==> flow/design.v <==
`timescale 1ns / 1ps
module DE10_LITE_clock(
	input 		          		ADC_CLK_10,
	input 		          		MAX10_CLK1_50,
	input 		          		MAX10_CLK2_50,
	output		     [7:0]		HEX0,
	output		     [7:0]		HEX1,
	output		     [7:0]		HEX2,
	output		     [7:0]		HEX3,
	output		     [7:0]		HEX4,
	output		     [7:0]		HEX5,
	input 		     [1:0]		KEY,
	output		     [9:0]		LEDR,
	input 		     [9:0]		SW
);
wire [3:0] minLeft,minRight;
wire [3:0] secLeft,secRight;
wire [3:0] hourLeft,hourRight;
wire [5:0] second,minute,hour;
wire newDay;
	split_output sec(second,secLeft,secRight);
	split_output min(minute,minLeft,minRight);
	split_output hr(hour,hourLeft,hourRight);
	Clock timer(MAX10_CLK2_50,second,minute,hour,newDay);
	SEG7_LUT	u0	(	HEX0,secRight,1 );
	SEG7_LUT	u1	(	HEX1,secLeft,1 );
	SEG7_LUT	u2	(	HEX2,minRight,0 );
	SEG7_LUT	u3	(	HEX3,minLeft,1 );
	SEG7_LUT	u4	(	HEX4,hourRight,0 );
	SEG7_LUT	u5	(	HEX5,hourLeft,1 );
endmodule
`timescale 1ns / 1ps
module split_output(
    input [5:0] total,
    output reg [3:0] left, right
  );
	always @* begin
		if (total < 8'd10) begin
		  left  = 4'b0000;
		  right = total[3:0];
		end
		else if (total < 8'd20) begin
		  left  = 4'b0001;
		  right = total-10;
		end
		else if (total < 8'd30) begin
		  left  = 4'b0010;
		  right = total-20;
		end
		else if (total < 8'd40) begin
		  left  = 4'b0011;
		  right = total-30;
		end
		else if (total < 8'd50) begin
		  left  = 4'b0100;
		  right = total-40;
		end
		else if (total < 8'd60) begin
		  left  = 4'b0101;
		  right = total-50;
		end
		else begin  
			left  = 4'b0110;
			right = 4'b0000; 
		end
	end
endmodule
module SEG7_LUT	( oSEG,iDIG,iDOT );
input	[3:0]	iDIG;
input	iDOT;
output	[7:0]	oSEG;
reg		[7:0]	oSEG;
always @(iDIG, iDOT)
begin
		case(iDIG)
		4'h1: oSEG = { iDOT, 7'b1111001 };	 
		4'h2: oSEG = { iDOT, 7'b0100100 }; 	 
		4'h3: oSEG = { iDOT, 7'b0110000 }; 	 
		4'h4: oSEG = { iDOT, 7'b0011001 }; 	 
		4'h5: oSEG = { iDOT, 7'b0010010 }; 	 
		4'h6: oSEG = { iDOT, 7'b0000010 }; 	 
		4'h7: oSEG = { iDOT, 7'b1111000 }; 	 
		4'h8: oSEG = { iDOT, 7'b0000000 }; 	 
		4'h9: oSEG = { iDOT, 7'b0011000 }; 	 
		4'ha: oSEG = { iDOT, 7'b0001000 };
		4'hb: oSEG = { iDOT, 7'b0000011 };
		4'hc: oSEG = { iDOT, 7'b1000110 };
		4'hd: oSEG = { iDOT, 7'b0100001 };
		4'he: oSEG = { iDOT, 7'b0000110 };
		4'hf: oSEG = { iDOT, 7'b0001110 };
		4'h0: oSEG = { iDOT, 7'b1000000 };
		endcase
end
endmodule
`timescale 1ns / 1ps
module Clock(
    input clk,
    output reg [5:0] second,minute,hour,
    output reg newDay 
  );
	reg [25:0] cnt_clk = 0;
	reg [25:0] next_cnt_clk = 0;
	reg [5:0] next_second = 0;
	reg [5:0] next_minute = 0;
	reg [5:0] next_hour = 0;
	initial begin
		second <= 6'd0;
		minute <= 6'd13;
		hour <= 6'd8;
	end
	always @(posedge clk) begin
	 cnt_clk <= next_cnt_clk;
	 second <= next_second;
	 minute <= next_minute;
	 hour <= next_hour;
	end
	always @* begin
		next_cnt_clk = cnt_clk + 1;
		next_second = second;
		next_minute = minute;
		next_hour = hour;
      if (next_cnt_clk == 26'd50000000) begin
        next_cnt_clk = 26'd0;
        next_second = second + 1;
      end
      if (next_second == 6'd60) begin
        next_second = 6'd0;
        next_minute = minute + 1;
      end
      if (next_minute == 6'd60) begin
        next_minute = 6'd0;
        next_hour = hour + 1;
      end
      if (next_hour == 6'd24) begin
        next_hour = 6'd0;
        newDay = 1;
      end
	 end
endmodule
# Tool chain data of DE10_LITE_clock
# Tool output for the design above, in the order of the flow.
# Line numbers count from 1 in the design file above.
# Operators carry their Yosys type and port widths (W data, S select, Z words).
# The mark n/a stands for no value.
# inputs
design	DE10_LITE_clock
clk_port	MAX10_CLK2_50
cell_library	sky130hd
corner	tt_025C_1v80

# Word-level counts
# Yosys after proc, flatten, opt, wreduce and memory -nomap, before mapping. Enables and synchronous resets that opt folds into registers are not counted as muxes. Memory bits, and registers merged into a memory's read port (data or address), are not among the register bits. Print and check cells are not counted. Equal cells are merged and count once.
# word_totals
regBits	44
input_bits	15
output_inout_bits	58
wordCells	186
# op_classes
add_sub_neg	19
compare	18
eq_ne	94
n_mux	45
reduce_logical	6
# op_table
cell	count
$pmux W8 S16	6
$eq A4 B4 Y1 const B	48
$mux W4	33
$eq A4 B3 Y1 const B	24
$lt A6 B6 Y1 const B	9
$eq A4 B2 Y1 const B	12
$sub A4 B4 Y4 const B	9
$lt A6 B5 Y1 const B	6
$add A26 B1 Y26 const B	1
$eq A26 B26 Y1 const B	1
$eq A4 B1 Y1 const B	6
$logic_not A4 Y1	6
$add A6 B1 Y6 const B	3
$lt A6 B4 Y1 const B	3
$mux W6	3
$sub A4 B2 Y4 const B	3
$sub A4 B3 Y4 const B	3
$eq A6 B6 Y1 const B	2
$eq A6 B5 Y1 const B	1
$mux W2	3

# Depth
# Longest topological path by Yosys (ltp), each cell counted once; first at word level (registers and memories cut), then after technology mapping (sequential cells cut; the memories' decode and read muxes count).
# depth
ltp_word	9
ABC_AREA	0
mapped_depth	15
depth_no_buf	13

# After synthesis
# Source: synth_stat.txt of the flow (Yosys; design flattened, memories mapped). It holds for the ABC_AREA given above (unset counts as 0); a run with the other value may have another netlist.
# Totals and module areas in this step are rounded.
# types
cell	count	type_area_um2
sky130_fd_sc_hd__dfxtp_1	44	880.845
sky130_fd_sc_hd__xnor2_1	36	315.302
sky130_fd_sc_hd__ha_1	21	262.752
sky130_fd_sc_hd__nor2_1	66	247.738
sky130_fd_sc_hd__nand2_1	58	217.709
sky130_fd_sc_hd__a21oi_1	33	165.158
sky130_fd_sc_hd__o21ai_0	32	160.154
sky130_fd_sc_hd__xor2_1	17	148.893
sky130_fd_sc_hd__nand3_1	28	140.134
sky130_fd_sc_hd__buf_4	16	120.115
sky130_fd_sc_hd__inv_1	22	82.579
sky130_fd_sc_hd__mux2_2	7	78.826
sky130_fd_sc_hd__clkbuf_1	20	75.072
sky130_fd_sc_hd__nand4_1	12	75.072
sky130_fd_sc_hd__nor4_4	3	63.811
sky130_fd_sc_hd__nor3_1	12	60.058
sky130_fd_sc_hd__and3_1	9	56.304
sky130_fd_sc_hd__o22ai_1	9	56.304
# Other cell types: 50; their cells: 119.
# mapped
mapped_cells	564
synth_area_mm2	0.00412
sequential_area_mm2	0.0008808
ff_cells	44
buffers	44
# By module: a second synthesis without flattening, with its own total; a netlist apart from the flattened one above.
# hier_totals
cells_unflattened	669
area_unflattened_mm2	0.005045
# Each row is one instance without its submodules.
# modules
mod	instances	cells	mod_area_mm2	seq_area_mm2
Clock	1	264	0.002286	0.0008808
SEG7_LUT	6	35	0.0002315	0
split_output	3	61	0.0004292	0
DE10_LITE_clock	1	12	0.0000826	0

# Worst setup path after synthesis
# OpenSTA on the mapped netlist: ideal clock, no wires. The path of least setup slack (recovery checks aside). Input and output delay are each 20% of the period. Register names are those of the netlist, which keeps one name where synthesis merged equal registers.
# synth_timing
kind	flip-flop to output port
startpoint	register timer.minute[3]
endpoint	output port HEX2[4]
tclk_ps	4560
output_delay_ps	912
launch_ps	0
t_arrival_ps	3275
required_ps	3648
slack_ps	373
path_delay_ps	3275
path_stages	13
path_buffers	2
synth_period_reached_ps	4187
# "path_delay_ps" is the arrival time less input delay plus setup time.
# A path that ends at an output port has no setup time.
# "path_stages" counts driving pins, that of a launching flip-flop among them; a cell with two outputs on the path counts twice.
# "synth_period_reached_ps" = period - worst setup slack (recovery checks aside). The figure is calculated, with input and output delays left at 20% of the set period.
# The rows between start and end are the longest chain of elaborated cells between them; the timing report does not say that the signal goes this way. Where chains are equally long, one stands for them.
# A line is the first line of the expression or statement that the cell stems from. Yosys adds cells for indexed reads and writes and turns some case tables into memories.
# synth_via
path_cell_list	sky130_fd_sc_hd__dfxtp_1 > sky130_fd_sc_hd__clkbuf_1 > sky130_fd_sc_hd__inv_1 > sky130_fd_sc_hd__ha_1 > sky130_fd_sc_hd__a21oi_1 > sky130_fd_sc_hd__mux2_2 > sky130_fd_sc_hd__a221oi_1 > sky130_fd_sc_hd__a211oi_1 > sky130_fd_sc_hd__o32ai_1 > sky130_fd_sc_hd__clkbuf_1 > sky130_fd_sc_hd__nor2_1 > sky130_fd_sc_hd__o21ai_0 > sky130_fd_sc_hd__o21ai_0
elab_chain_cells	9
cone_cells	34
lines_between	12
classes_between	5 x add/sub; 6 x compare; 15 x eq/ne; 7 x mux; 1 x reduce/logical
# synth_lines
element	line_no	source
start, declared	98	output reg [5:0] second,minute,hour,
start, assigned	114	minute <= next_minute;
$lt A6 B6 Y1	58	else if (total < 8'd60) begin
$mux W4	58
$mux W4	54	else if (total < 8'd50) begin
$mux W4	50	else if (total < 8'd40) begin
$mux W4	46	else if (total < 8'd30) begin
$mux W4	42	else if (total < 8'd20) begin
$mux W4	38	if (total < 8'd10) begin
$logic_not A4 Y1	75	case(iDIG)
$pmux W8 S16	75
end, declared	8	output [7:0] HEX2,
# Nets of the timed path that keep an RTL name, with a line that drives or declares them; the list need not be complete.
# synth_nets
signal	line_no
HEX3[1]	75

# Worst path after layout
# Path of least setup slack in the final report of entry A (OpenROAD, finished layout, wires in). Where an end is a register, its clock arrival counts in the times.
# The path's times are printed in steps of 10 ps; the period is the one set.
# layout_timing
kind	flip-flop to output port
startpoint	register timer.minute[2]
endpoint	output port HEX2[6]
tclk_ps	7670
output_delay_ps	1530
launch_ps	290
t_arrival_ps	4260
required_ps	6140
slack_ps	1880
path_stages	13
path_buffers	2
# The rows between start and end are the longest chain of elaborated cells between them; the timing report does not say that the signal goes this way. Where chains are equally long, one stands for them.
# layout_via
path_cell_list	sky130_fd_sc_hd__dfxtp_1 > sky130_fd_sc_hd__inv_1 > sky130_fd_sc_hd__ha_1 > sky130_fd_sc_hd__a21oi_1 > sky130_fd_sc_hd__mux2_2 > sky130_fd_sc_hd__a221oi_1 > sky130_fd_sc_hd__a211oi_1 > sky130_fd_sc_hd__o32ai_1 > sky130_fd_sc_hd__buf_4 > sky130_fd_sc_hd__nand2_1 > sky130_fd_sc_hd__o21ai_0 > sky130_fd_sc_hd__a22o_1 > sky130_fd_sc_hd__clkdlybuf4s50_1
elab_chain_cells	9
cone_cells	34
lines_between	12
classes_between	5 x add/sub; 6 x compare; 15 x eq/ne; 7 x mux; 1 x reduce/logical
# layout_lines
element	line_no	source
start, declared	98	output reg [5:0] second,minute,hour,
start, assigned	114	minute <= next_minute;
$lt A6 B6 Y1	58	else if (total < 8'd60) begin
$mux W4	58
$mux W4	54	else if (total < 8'd50) begin
$mux W4	50	else if (total < 8'd40) begin
$mux W4	46	else if (total < 8'd30) begin
$mux W4	42	else if (total < 8'd20) begin
$mux W4	38	if (total < 8'd10) begin
$logic_not A4 Y1	75	case(iDIG)
$pmux W8 S16	75
end, declared	8	output [7:0] HEX2,

# Module DE10_LITE_clock, platform sky130hd: 2 stored runs of the flow (Yosys, OpenROAD) with differing settings, in no particular order. Input and output delays are each 20% of the period that was set; the output load is 0.01 pF.
# "achieved_clock_period_ps": clock period set for the run, less the worst setup slack. It is reckoned from that one timing run; input and output delays stay at 20% of the period that was set.
# "worst_setup_path_time_ps" means the part of the period allowed to the worst setup path (the constraints hold back 20% at inputs and 20% at outputs) less its slack; where the path has registers, the arrival times of their clocks count too.
# "totalPower_uw" is the tool's figure for a default switching activity; nothing was simulated.
# "worst_setup_path_time_ps" is given in steps of 10 ps.
# Values from the reports are rounded here.
# Settings: . = not set for that run.
run	period_ns	CORE_UTILIZATION	SETUP_SLACK_MARGIN	PLACE_DENSITY	CORE_MARGIN	CELL_PAD_IN_SITES_DETAIL_PLACEMENT	GPL_TIMING_DRIVEN	CTS_CLUSTER_DIAMETER	SLEW_MARGIN	MIN_ROUTING_LAYER	CAP_MARGIN	PLACE_DENSITY_LB_ADDON	CORE_ASPECT_RATIO	TNS_END_PERCENT	CTS_CLUSTER_SIZE	total_die_area_mm2	ws_hold_ps	totalPower_uw	total_negative_slack_ps	worst_setup_path_time_ps	critical_path_kind	achieved_clock_period_ps	util_pct	yosys.chip_area_mm2	layout_stdcell_area_mm2	ws_setup_ps
entry A	7.67	31	-0.52	0.6	4	1	1	139	40	met1	20	.	.	.	.	0.0152	509	480.3	0	4260	flip-flop to output port	5794	37.5	0.00412	0.004811	1876
entry B	5.42	18	-0.03	.	2	1	.	.	20	met2	30	0.2	0.95	55	44	0.02412	518	637.3	0	4040	flip-flop to output port	5124	22.4	0.00412	0.004997	296
